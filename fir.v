==> flow/design.v <==
`timescale 1ns/10ps
module fir(data_out, out_enable, data_in, sample_enable, coef_enable, error, clk, reset);
	parameter s_reset 	= 2'b00;
	parameter s_coeff 	= 2'b01;
	parameter s_filter 	= 2'b10;
	parameter s_error 	= 2'b11;
	output [15:0] data_out;
	output out_enable;
	output error;
	input [7:0] data_in;
	input sample_enable;
	input coef_enable;
	input clk;
	input reset;
        wire read_coef,read_samp,complete;
	Control_Unit M0(read_coef,read_samp,error,out_enable,sample_enable,coef_enable,clk,reset,complete,out_valid);
        Datapath_Unit M1(data_out,out_valid,complete,data_in,clk,reset,read_coef,read_samp);	
endmodule
module Datapath_Unit(
       output reg [15:0] data_out,
       output reg out_valid,complete,
       input [7:0] data_in,
       input clk,reset,read_coef,read_samp
);
reg[7:0] h[0:4]; 
reg[15:0] sample_his[0:3]; 
reg[2:0] i,j;
always@(*)
  data_out=sample_his[3]*h[4]+sample_his[2]*h[3]+sample_his[1]*h[2]+sample_his[0]*h[1]+h[0]*data_in;
always@(posedge clk or negedge reset)
if(~reset) begin 
h[0]<=0;
h[1]<=0;
h[2]<=0;
h[3]<=0;
h[4]<=0;
sample_his[0]<=0;
sample_his[1]<=0;
sample_his[2]<=0;
sample_his[3]<=0;
i<=0;
j<=0;
end
else begin
  if(read_coef) begin
      complete<=0;
      h[i]<=data_in;
      if(i<4) i<=i+1;
      else begin i<=0;complete<=1;end
  end
  if(read_samp) begin
      sample_his[0]<=data_in;
      sample_his[1]<=sample_his[0];
      sample_his[2]<=sample_his[1];
      sample_his[3]<=sample_his[2];
      end
end
endmodule 
module Control_Unit (
output reg read_coef,read_samp,error,out_enable,
input sample_enable,coef_enable,clk,reset,complete,out_valid
);
parameter s_reset 	= 2'b00;
parameter s_coeff 	= 2'b01;
parameter s_filter 	= 2'b10;
parameter s_error 	= 2'b11;
reg[1:0] state,nextstate;
always@(posedge clk or negedge reset)
 if(~reset) state<=s_reset; else state<=nextstate;
always@(reset,sample_enable,coef_enable,state,out_valid,clk)begin
read_coef=0;
read_samp=0;
error=0;
nextstate=s_reset;
out_enable=0;
case(state)
   s_reset: begin
            if(coef_enable&&(!sample_enable))begin nextstate=s_coeff; read_coef=1;end
            else if(sample_enable) begin nextstate=s_error;error=1;end
            end
   s_coeff: begin
              if(coef_enable&&sample_enable) begin nextstate=s_error;error=1; end
              else if(coef_enable) begin nextstate=s_coeff;read_coef=1;end
              else if(!coef_enable&&complete) begin nextstate=s_filter;
                           if(sample_enable) begin read_samp=1;out_enable=1;end
                       end
              else if(!coef_enable&&(!complete)) begin error=1;nextstate=s_error;end
            end
   s_filter:begin
            out_enable=1;
            if(sample_enable&&(!coef_enable)) begin read_samp=1;nextstate=s_filter;end
            else if(sample_enable&&coef_enable) begin nextstate=s_error;error=1;end
            else if(!sample_enable&&!coef_enable) nextstate=s_filter;
            else if((!sample_enable)&&coef_enable) begin nextstate=s_coeff;read_coef=1;end
            end
   s_error: begin
            nextstate<=s_error;
            error=1;
            end
endcase
end
endmodule
-- Reports on fir
Tool output for the design above, in the order of the flow.
Line numbers count from 1 in the design file above.
Cell names lack the library's common part.
Not given: --
- top: fir
- clock input: clk
- cell library: sky130hd
- timing corner: tt_025C_1v80

-- Word level
Source: Yosys, flattened and elaborated. Widths are those after wreduce. Registers that Yosys merges into a memory's read port (data or address) are not register bits. Print and check cells do not count.
- bits in registers: 78
- noted elaborated cells: 83
- add/subtract/negate cells at 5
- multipliers at 5
- order comparisons at 1
- equal/unequal tests: 7
- muxes and demuxes at 35
- reduce/logical cells at 18
- operators with widths (cell ; number):
    8-bit by 8-bit multiplier with 16-bit output ; 5
    16-bit adder ; 4
    1-bit 2-to-1 mux ; 20
    2-bit 2-to-1 mux ; 9
    2-bit AND reduction ; 6
    2-bit parallel mux with 4-bit select ; 1
    1-bit parallel mux with 4-bit select ; 2
    1-bit logical AND ; 6
    3-bit by 2-bit == test with 1-bit output (second input constant) ; 2
    1-bit parallel mux with 3-bit select ; 2
    2-bit == test (second input constant) ; 2
    1-bit zero test ; 3
    3-bit by 1-bit adder with 3-bit output (second input constant) ; 1
    3-bit by 1-bit == test with 1-bit output (second input constant) ; 1
    3-bit < comparator (second input constant) ; 1
    3-bit == test (second input constant) ; 1
    3-bit zero test ; 1
    3-bit 2-to-1 mux ; 1
    2-bit by 1-bit == test with 1-bit output (second input constant) ; 1
    2-bit zero test ; 1
    2-bit OR reduction ; 1

-- Longest topological paths
Depth = most cells in a row (Yosys ltp): at word level without a register or memory, in the mapped netlist without a sequential cell, where the memories' decode and read muxes count.
- depth after elaboration: 8
- noted ABC_AREA: 0
- depth in mapped cells: 24
- gate-level depth less buffers: 22

-- Mapped cells and area
Yosys stat after the flow's synthesis: flattened, memories mapped to cells. It holds for the ABC_AREA given above (unset counts as 0); a run with the other value may have another netlist.
The area totals of this step are shown rounded.
- mapped cells at 1438
- synthesis area at 14300 um2
- noted mapped flip-flops: 80
- buffer cells: 36
- cell types (type ; number ; total area (um2)):
    fa_1 ; 280 ; 5.61E+03
    dfrtp_1 ; 78 ; 1.95E+03
    ha_1 ; 142 ; 1.78E+03
    inv_1 ; 396 ; 1.49E+03
    and2_1 ; 212 ; 1.33E+03
    mux2_2 ; 73 ; 822.038
    nand2_1 ; 118 ; 442.925
    xnor2_1 ; 19 ; 166.41
    clkbuf_1 ; 30 ; 112.608
    nor3_1 ; 9 ; 45.043
    a21oi_1 ; 8 ; 40.038
    o21ai_0 ; 8 ; 40.038
    nor2_1 ; 10 ; 37.536
    xor2_1 ; 4 ; 35.034
    a21o_1 ; 4 ; 30.029
    edfxtp_1 ; 1 ; 30.029
    dfstp_2 ; 1 ; 26.275
    nand2_2 ; 4 ; 25.024
Not listed: further types 27, cells in them 41.
By module: a second synthesis without flattening, with its own total; a netlist apart from the flattened one above.
- cell total of the unflattened synthesis: 1405
- area total of the unflattened synthesis: 14200 um2
Each row is one instance without its submodules.
- modules (module ; times used ; cells ; area (um2) ; sequential area (um2)):
    Datapath_Unit ; 1 ; 1382 ; 13980 ; 1907
    Control_Unit ; 1 ; 23 ; 222.7 ; 101.3
    fir ; 1 ; 0 ; 0.0 ; 0.0

-- Worst setup path after synthesis
Path of least setup slack by OpenSTA after synthesis, without wires, with an ideal clock, recovery checks aside; 20% of the period is set as input and as output delay. Where synthesis merged equal registers, the netlist keeps one of their names.
- kind: input -> output
- start: input data_in[2]
- end: output data_out[14]
- clock period at 11.4 ns
- noted input delay: 2.280 ns
- output delay at 2.280 ns
- noted arrival: 8.193 ns
- slack: 0.927 ns
- path delay: 5.913 ns
- stages at 21
- period reached after synthesis at 10.473 ns
"path delay" is the arrival time less input delay plus setup time.
A path that ends at an output port has no setup time.
"stages" counts driving pins, that of a launching flip-flop among them; a cell with two outputs on the path counts twice.
"period reached after synthesis" is the clock period less the worst setup slack; recovery checks do not enter. This is arithmetic on one report: input and output delays are still those of the set period (20% each).
Between the ends stands the longest chain of elaborated cells between them, by number of cells; it is not shown to be the way that was timed. Of several equally long chains one is given.
A line is the first line of the expression or statement that the cell stems from. Yosys adds cells for indexed reads and writes and turns some case tables into memories.
- path through: clkbuf_1 -> nand2_1 -> fa_1 -> fa_1 -> inv_1 -> fa_1 -> inv_1 -> fa_1 -> fa_1 -> inv_1 -> fa_1 -> fa_1 -> inv_1 -> fa_1 -> inv_1 -> ha_1 -> clkbuf_1 -> a21oi_2 -> o21ai_1 -> mux2_2 -> nor4_1
- noted length of the longest elaborated chain: 2
- ends and longest elaborated chain, post-synthesis (element ; RTL line ; RTL):
    from (decl) ; 10 ; input [7:0] data_in;
    8-bit by 8-bit multiplier with 16-bit output ; 29 ; data_out=sample_his[3]*h[4]+sample_his[2]*h[3]+sample_his[1]*h[2]+sample_his[0]*h[1]+h[0]*data_in;
    16-bit adder ; 29 ;
    to (decl) ; 7 ; output [15:0] data_out;

-- Path in the finished layout
From the final timing report of flow run A: the path of least setup slack in the routed layout; clock arrival at registers is part of the times.
- kind: input -> output
- start: input data_in[5]
- end: output data_out[11]
- clock period at 6.32 ns
- noted input delay: 1.26 ns
- output delay at 1.26 ns
- noted arrival: 7.24 ns
- slack: -2.18 ns
- stages at 23
Between the ends stands the longest chain of elaborated cells between them, by number of cells; it is not shown to be the way that was timed. Of several equally long chains one is given.
- path through: buf_8 -> buf_8 -> buf_6 -> and2_4 -> fa_2 -> fa_1 -> fa_1 -> inv_2 -> fa_2 -> fa_1 -> inv_1 -> fa_1 -> fa_1 -> inv_1 -> fa_1 -> inv_2 -> ha_4 -> o21ai_4 -> nor2_2 -> a21oi_2 -> or4b_1 -> o2111ai_2 -> buf_2
- noted length of the longest elaborated chain: 2
- ends and longest elaborated chain, after layout (element ; RTL line ; RTL):
    from (decl) ; 10 ; input [7:0] data_in;
    8-bit by 8-bit multiplier with 16-bit output ; 29 ; data_out=sample_his[3]*h[4]+sample_his[2]*h[3]+sample_his[1]*h[2]+sample_his[0]*h[1]+h[0]*data_in;
    16-bit adder ; 29 ;
    to (decl) ; 7 ; output [15:0] data_out;

Design fir on sky130hd. What follows are 2 stored runs of the flow, each under its own settings; their order means nothing. The constraints put input and output delay at 20% of the set period each and load the outputs with 0.01 pF.
"period reached" is the run's clock period less its worst setup slack. It is reckoned from that one timing run; input and output delays stay at 20% of the period that was set.
"time of the worst setup path": the worst setup path's part of the clock period (all of it between registers, 20% less for each end at a port) less its slack. A launch clock that arrives late makes it longer, a capture clock that arrives late makes it shorter.
The results are shown rounded.

Flow run A

==> flow/run.sh <==
#!/bin/bash
# the make line also repeats the synthesis and layout settings of config.mk as NAME=value (left out here)
make -C /OpenROAD-flow-scripts/flow DESIGN_CONFIG=/design/flow/config.mk WORK_HOME=/design/flow/orfs CLKGATE_MAP_FILE= finish
==> flow/config.mk <==
export PLATFORM = sky130hd
export DESIGN_NAME = fir
export DESIGN_NICKNAME = fir
export VERILOG_FILES = /design/flow/design.v
export SDC_FILE = /design/flow/constraint.sdc
export NUM_CORES = 4
export LEC_CHECK = 0
export CAP_MARGIN = 20
export CORE_MARGIN = 2
export CORE_UTILIZATION = 40
export SLEW_MARGIN = 20
==> flow/constraint.sdc <==
create_clock -name core_clock -period 6.32 [get_ports {clk}]
set_input_delay 1.2640 -clock core_clock [delete_from_list [all_inputs] [get_ports {clk}]]
set_output_delay 1.2640 -clock core_clock [all_outputs]
set_load 0.01 [all_outputs]

Measured in flow run A:
- synthesized cell area at 14300 um2
- final setup TNS at -22.65 ns
- lowest setup slack at -2.184 ns
- period reached: 8.504 ns
- lowest hold slack: 0.512 ns
- noted the time of the worst setup path: 5.98 ns
- class of the worst setup path: input -> output
- standard-cell area after layout at 17580 um2
- noted the post-layout utilization: 49.7%
- area of the die: 37290 um2

Flow run B

==> flow/run.sh <==
#!/bin/bash
# the make line also repeats the synthesis and layout settings of config.mk as NAME=value (left out here)
make -C /OpenROAD-flow-scripts/flow DESIGN_CONFIG=/design/flow/config.mk WORK_HOME=/design/flow/orfs CLKGATE_MAP_FILE= finish
==> flow/config.mk <==
export PLATFORM = sky130hd
export DESIGN_NAME = fir
export DESIGN_NICKNAME = fir
export VERILOG_FILES = /design/flow/design.v
export SDC_FILE = /design/flow/constraint.sdc
export NUM_CORES = 4
export LEC_CHECK = 0
export ABC_AREA = 1
export CAP_MARGIN = 10
export CELL_PAD_IN_SITES_DETAIL_PLACEMENT = 0
export CORE_MARGIN = 8
export CORE_UTILIZATION = 46
export CTS_CLUSTER_SIZE = 83
export GPL_ROUTABILITY_DRIVEN = 0
export PLACE_DENSITY_LB_ADDON = 0.27
export SETUP_SLACK_MARGIN = 3.54
export SLEW_MARGIN = 20
==> flow/constraint.sdc <==
create_clock -name core_clock -period 17.1 [get_ports {clk}]
set_input_delay 3.4200 -clock core_clock [delete_from_list [all_inputs] [get_ports {clk}]]
set_output_delay 3.4200 -clock core_clock [all_outputs]
set_load 0.01 [all_outputs]

Measured in flow run B:
- lowest setup slack at 3.831 ns
- final setup TNS at 0.000 ns
- noted the post-layout utilization: 48.6%
- period reached: 13.269 ns
- noted the time of the worst setup path: 6.43 ns
- class of the worst setup path: input -> output
- synthesized cell area at 14910 um2
- standard-cell area after layout at 15640 um2
- area of the die: 38430 um2
- lowest hold slack: 0.502 ns
